==> flow/design.v <==
module oled_fx_char(
    input           clk_50m,
    input           rst_n,
    input  [63:0]   fixed_char,
    input  [6:0]    fixed_x,
    input  [5:0]    fixed_y,
    input           is_run,
    input           dy_active,   
    input           draw_busy,   
    input           draw_done,   
    output reg      fix_active,
    output reg      fix_draw_start,
    output reg [7:0] fix_draw_ascii,
    output reg [6:0] fix_draw_x,
    output reg [3:0] fix_draw_y
);
    reg [63:0] prev_fixed_char;
    reg        fixed_trigger;
    always @(posedge clk_50m or negedge rst_n) begin
        if(!rst_n) begin
            prev_fixed_char <= 64'd0;
            fixed_trigger   <= 1'b0;
        end else begin
            if(fixed_char != prev_fixed_char) begin
                prev_fixed_char <= fixed_char;
                fixed_trigger   <= 1'b1;
            end else if(fixed_trigger && (is_run) && !draw_busy) begin
                fixed_trigger <= 1'b0;
            end
        end
    end
    wire [7:0] C0 = fixed_char[63:56];
    wire [7:0] C1 = fixed_char[55:48];
    wire [7:0] C2 = fixed_char[47:40];
    wire [7:0] C3 = fixed_char[39:32];
    wire [7:0] C4 = fixed_char[31:24];
    wire [7:0] C5 = fixed_char[23:16];
    wire [7:0] C6 = fixed_char[15:8];
    wire [7:0] C7 = fixed_char[7:0];
    reg [2:0]  fix_idx;
    reg        fix_arm;
    always @(posedge clk_50m or negedge rst_n) begin
        if(!rst_n) begin
            fix_active     <= 1'b0;
            fix_idx        <= 0;
            fix_arm        <= 1'b0;
            fix_draw_start <= 1'b0;
            fix_draw_ascii <= 8'd0;
            fix_draw_x     <= 0;
            fix_draw_y     <= 0;
        end else begin
            fix_draw_start <= 1'b0;
            if(fixed_trigger && !fix_active && !dy_active && is_run) begin
                fix_active <= 1'b1;
                fix_idx    <= 0;
                fix_arm    <= 1'b1;
            end
            if(fix_active && fix_arm && !draw_busy) begin
                case(fix_idx)
                    0: if(C0!=0 && C0!=" ") begin
                        fix_draw_start <= 1'b1;
                        fix_draw_ascii <= C0;
                        fix_draw_x     <= fixed_x + 0*8;
                        fix_draw_y     <= fixed_y[3:0];
                    end
                    1: if(C1!=0 && C1!=" ") begin
                        fix_draw_start <= 1'b1;
                        fix_draw_ascii <= C1;
                        fix_draw_x     <= fixed_x + 1*8;
                        fix_draw_y     <= fixed_y[3:0];
                    end
                    2: if(C2!=0 && C2!=" ") begin
                        fix_draw_start <= 1'b1;
                        fix_draw_ascii <= C2;
                        fix_draw_x     <= fixed_x + 2*8;
                        fix_draw_y     <= fixed_y[3:0];
                    end
                    3: if(C3!=0 && C3!=" ") begin
                        fix_draw_start <= 1'b1;
                        fix_draw_ascii <= C3;
                        fix_draw_x     <= fixed_x + 3*8;
                        fix_draw_y     <= fixed_y[3:0];
                    end
                    4: if(C4!=0 && C4!=" ") begin
                        fix_draw_start <= 1'b1;
                        fix_draw_ascii <= C4;
                        fix_draw_x     <= fixed_x + 4*8;
                        fix_draw_y     <= fixed_y[3:0];
                    end
                    5: if(C5!=0 && C5!=" ") begin
                        fix_draw_start <= 1'b1;
                        fix_draw_ascii <= C5;
                        fix_draw_x     <= fixed_x + 5*8;
                        fix_draw_y     <= fixed_y[3:0];
                    end
                    6: if(C6!=0 && C6!=" ") begin
                        fix_draw_start <= 1'b1;
                        fix_draw_ascii <= C6;
                        fix_draw_x     <= fixed_x + 6*8;
                        fix_draw_y     <= fixed_y[3:0];
                    end
                    7: if(C7!=0 && C7!=" ") begin
                        fix_draw_start <= 1'b1;
                        fix_draw_ascii <= C7;
                        fix_draw_x     <= fixed_x + 7*8;
                        fix_draw_y     <= fixed_y[3:0];
                    end
                endcase
                fix_arm <= 1'b0;
            end
            if(fix_active && draw_done) begin
                if(fix_idx != 7) begin
                    fix_idx <= fix_idx + 1;
                    fix_arm <= 1'b1;
                end else begin
                    fix_active <= 1'b0;
                end
            end
        end
    end
endmodule
* Step by step through the tools: oled_fx_char
The steps from the RTL of oled_fx_char to its reports follow in flow order.
Line numbers count from 1 in the design file above.
Not given: -
- Top :: oled_fx_char
- Clock :: clk_50m
- Standard-cell library :: sky130hd
- Library corner :: tt_025C_1v80

* Word-level counts
Source: Yosys, flattened and elaborated, memories not mapped. Widths are those after wreduce. Registers that Yosys merges into a memory's read port (data or address) are not register bits. Print and check cells do not count. Equal cells are merged and count once.
- Flip-flop bits (word level) :: 90
- Input port bits :: 83
- Output and inout bits :: 21
- Elaborated cells :: 122
- $add $sub $neg :: 8
- Eq/ne operators :: 25
- Mux-type cells :: 49
- Reduce/logical cells :: 31
** Operators by type and width (count)
- nonzero test 8 bit :: 9
- inequality test 64 bit :: 1
- inequality test 8 x 6 -> 1 bit with constant B :: 8
- case mux 8 bit (select 8 bit) :: 1
- 2-to-1 mux 8 bit :: 8
- case mux 7 bit (select 8 bit) :: 1
- 2-to-1 mux 7 bit :: 8
- case mux 4 bit (select 8 bit) :: 1
- 2-to-1 mux 4 bit :: 8
- adder 7 x 6 -> 7 bit with constant B :: 4
- 2-to-1 mux 1 bit :: 18
- logical AND 1 bit :: 16
- inequality test 2 bit with constant B :: 8
- adder 7 x 5 -> 7 bit with constant B :: 2
- equality test 3 bit with constant B :: 4
- AND reduction 10 bit :: 1
- 2-to-1 mux 3 bit :: 3
- case mux 1 bit (select 8 bit) :: 1
- adder 7 x 4 -> 7 bit with constant B :: 1
- equality test 3 x 2 -> 1 bit with constant B :: 2
- zero test 1 bit :: 3
- adder 3 x 1 -> 3 bit with constant B :: 1
- equality test 3 x 1 -> 1 bit with constant B :: 1
- inequality test 3 bit with constant B :: 1
- zero test 3 bit :: 1
- nonzero test 2 bit :: 1

* Logic depth
Longest topological path by Yosys (ltp), each cell counted once; first at word level (registers and memories cut), then after technology mapping (sequential cells cut; the memories' decode and read muxes count).
- Depth in word-level cells :: 8
- ABC_AREA :: 0
- Depth in mapped cells :: 12
- Mapped depth without buffers :: 10

* Mapped cells and area
Yosys stat after the flow's synthesis: flattened, memories mapped to cells. It holds for the ABC_AREA given above (unset counts as 0); a run with the other value may have another netlist.
Totals and module areas in this step are rounded.
- Standard cells after synthesis :: 422
- Synthesis area :: 4579 um^2
- Area of sequential cells :: 2252 um^2
- Mapped flip-flops :: 90
- Buffers :: 75
** Cells by type
- sky130_fd_sc_hd__dfrtp_1 :: count 90, total area 2252.16 um^2
- sky130_fd_sc_hd__xor2_1 :: count 46, total area 402.886 um^2
- sky130_fd_sc_hd__clkbuf_1 :: count 71, total area 266.506 um^2
- sky130_fd_sc_hd__xnor2_1 :: count 19, total area 166.41 um^2
- sky130_fd_sc_hd__mux2_2 :: count 14, total area 157.651 um^2
- sky130_fd_sc_hd__mux2_4 :: count 9, total area 135.13 um^2
- sky130_fd_sc_hd__a222oi_1 :: count 12, total area 120.115 um^2
- sky130_fd_sc_hd__ha_1 :: count 9, total area 112.608 um^2
- sky130_fd_sc_hd__nor4_1 :: count 18, total area 112.608 um^2
- sky130_fd_sc_hd__nand2_1 :: count 19, total area 71.318 um^2
- sky130_fd_sc_hd__nand4_1 :: count 11, total area 68.816 um^2
- sky130_fd_sc_hd__a31oi_1 :: count 10, total area 62.56 um^2
- sky130_fd_sc_hd__nor2_1 :: count 12, total area 45.043 um^2
- sky130_fd_sc_hd__fa_1 :: count 2, total area 40.038 um^2
- sky130_fd_sc_hd__nand3_1 :: count 7, total area 35.034 um^2
- sky130_fd_sc_hd__nor3_1 :: count 7, total area 35.034 um^2
- sky130_fd_sc_hd__o21ai_0 :: count 7, total area 35.034 um^2
- sky130_fd_sc_hd__a21o_1 :: count 4, total area 30.029 um^2
Other cell types: 33; their cells: 55.

* Worst setup path after synthesis
Source: OpenSTA report_checks on the synthesized netlist (no wires, ideal clock, input and output delay 20% of the period each), path of least setup slack; recovery checks are left aside. Register names are those of the netlist, which keeps one name where synthesis merged equal registers.
- Path type :: register to register
- Start :: reg fix_idx[2]
- End :: reg fix_draw_x[5]
- Period :: 2.9 ns
- Library setup time :: 0.125 ns
- Time at the first pin :: 0.000 ns
- Arrival :: 2.437 ns
- Data required time :: 2.775 ns
- Path slack :: 0.338 ns
- Path delay :: 2.562 ns
- Stages :: 10
- Buffers on the path :: 2
- Synthesis period reached :: 2.562 ns
"path delay" is the arrival time less input delay plus setup time.
"stages" counts driving pins, that of a launching flip-flop among them; a cell with two outputs on the path counts twice.
"synthesis period reached" is the clock period less the worst setup slack; recovery checks do not enter. This is arithmetic on one report: input and output delays are still those of the set period (20% each).
Between the ends stands the longest chain of elaborated cells between them, by number of cells; it is not shown to be the way that was timed. Of several equally long chains one is given.
Each line given opens the expression or statement behind the cell; cells for indexed reads and writes are added by Yosys, which also makes memories of some case tables.
At most two assigning lines are given for a register; there are more.
- Cell sequence :: sky130_fd_sc_hd__dfrtp_1 sky130_fd_sc_hd__buf_2 sky130_fd_sc_hd__clkinv_1 sky130_fd_sc_hd__ha_1 sky130_fd_sc_hd__clkbuf_1 sky130_fd_sc_hd__a21o_1 sky130_fd_sc_hd__fa_1 sky130_fd_sc_hd__xor2_1 sky130_fd_sc_hd__a221o_1 sky130_fd_sc_hd__mux2_2
- Length of the longest elaborated chain :: 3
- Elaborated cells on any way between the ends :: 19
- Source lines of those cells :: 1
- Those cells by class :: eq/ne: 15; mux: 1; reduce/logical: 3
** RTL lines, path after synthesis
- from (decl) :: RTL line 40 : reg [2:0]  fix_idx;
- from (assign) :: RTL line 45 : fix_idx        <= 0;
- from (assign) :: RTL line 113 : fix_idx <= fix_idx + 1;
- equality test 3 bit :: RTL line 59 : case(fix_idx)
- nonzero test 8 bit
- AND reduction 10 bit
- to (assign) :: RTL line 63 : fix_draw_x     <= fixed_x + 0*8;
- to (assign) :: RTL line 69 : fix_draw_x     <= fixed_x + 1*8;
- to (decl) :: RTL line 14 : output reg [6:0] fix_draw_x,

* Timing after layout
From the final timing report of job 1: the path of least setup slack in the routed layout; clock arrival at registers is part of the times.
- Path type :: register to register
- Start :: reg fix_idx[2]
- End :: reg fix_draw_x[6]
- Period :: 4.61 ns
- Library setup time :: 0.11 ns
- Time at the first pin :: 0.34 ns
- Arrival :: 3.70 ns
- Data required time :: 4.85 ns
- Path slack :: 1.15 ns
- Stages :: 10
- Buffers on the path :: 0
Between the ends stands the longest chain of elaborated cells between them, by number of cells; it is not shown to be the way that was timed. Of several equally long chains one is given.
At most two assigning lines are given for a register; there are more.
- Cell sequence :: sky130_fd_sc_hd__dfrtp_1 sky130_fd_sc_hd__clkinv_1 sky130_fd_sc_hd__ha_1 sky130_fd_sc_hd__a21o_1 sky130_fd_sc_hd__ha_1 sky130_fd_sc_hd__a21o_1 sky130_fd_sc_hd__a21oi_1 sky130_fd_sc_hd__nor3b_1 sky130_fd_sc_hd__a211oi_1 sky130_fd_sc_hd__mux2_4
- Length of the longest elaborated chain :: 3
- Elaborated cells on any way between the ends :: 19
- Source lines of those cells :: 1
- Those cells by class :: eq/ne: 15; mux: 1; reduce/logical: 3
** RTL lines, path after layout
- from (decl) :: RTL line 40 : reg [2:0]  fix_idx;
- from (assign) :: RTL line 45 : fix_idx        <= 0;
- from (assign) :: RTL line 113 : fix_idx <= fix_idx + 1;
- equality test 3 bit :: RTL line 59 : case(fix_idx)
- nonzero test 8 bit
- AND reduction 10 bit
- to (assign) :: RTL line 63 : fix_draw_x     <= fixed_x + 0*8;
- to (assign) :: RTL line 69 : fix_draw_x     <= fixed_x + 1*8;
- to (decl) :: RTL line 14 : output reg [6:0] fix_draw_x,

2 stored runs of oled_fx_char in the flow (synthesis by Yosys, layout by OpenROAD, sky130hd cells), in arbitrary order. Constraints: input delay and output delay 20% of the set period each, output load 0.01 pF.
"achieved clock period" means the clock period less the worst setup slack. The figure is calculated, with input and output delays left at 20% of the set period.
"critical setup path time" means the part of the period allowed to the worst setup path (the constraints hold back 20% at inputs and 20% at outputs) less its slack; where the path has registers, the arrival times of their clocks count too.
By "overall power" is meant OpenSTA's value without simulated activity: inputs other than the clock are taken to toggle once in ten clock periods, and the tool carries that through the logic.
The results are shown rounded.

** Job 1
- Settings :: period_ns=4.61; CORE_UTILIZATION=64; PLACE_DENSITY_LB_ADDON=0.23; CORE_MARGIN=6; CELL_PAD_IN_SITES_GLOBAL_PLACEMENT=0; CELL_PAD_IN_SITES_DETAIL_PLACEMENT=0; CTS_CLUSTER_SIZE=11; SLEW_MARGIN=20; MAX_ROUTING_LAYER=met5; CAP_MARGIN=20
- Utilization after routing :: 82.0%
- Overall power :: 2.730 mW
- Achieved clock period :: 3.460 ns
- Summed negative setup slack :: 0.000 ns
- Die area :: 9330 um^2
- Setup slack of the critical path :: 1.150 ns
- Critical setup path time :: 3.46 ns
- Kind of the worst setup path :: register to register
- Mapped cell area after synthesis :: 4579 um^2
- Standard-cell area after layout :: 5599 um^2

** Job 2
- Settings :: period_ns=2.84; CORE_UTILIZATION=31; CAP_MARGIN=20; CORE_MARGIN=2; SLEW_MARGIN=20
- Utilization after routing :: 43.9%
- Overall power :: 5.187 mW
- Achieved clock period :: 2.637 ns
- Summed negative setup slack :: 0.000 ns
- Die area :: 15760 um^2
- Setup slack of the critical path :: 0.203 ns
- Critical setup path time :: 2.07 ns
- Kind of the worst setup path :: input to register
- Mapped cell area after synthesis :: 4579 um^2
- Standard-cell area after layout :: 6351 um^2
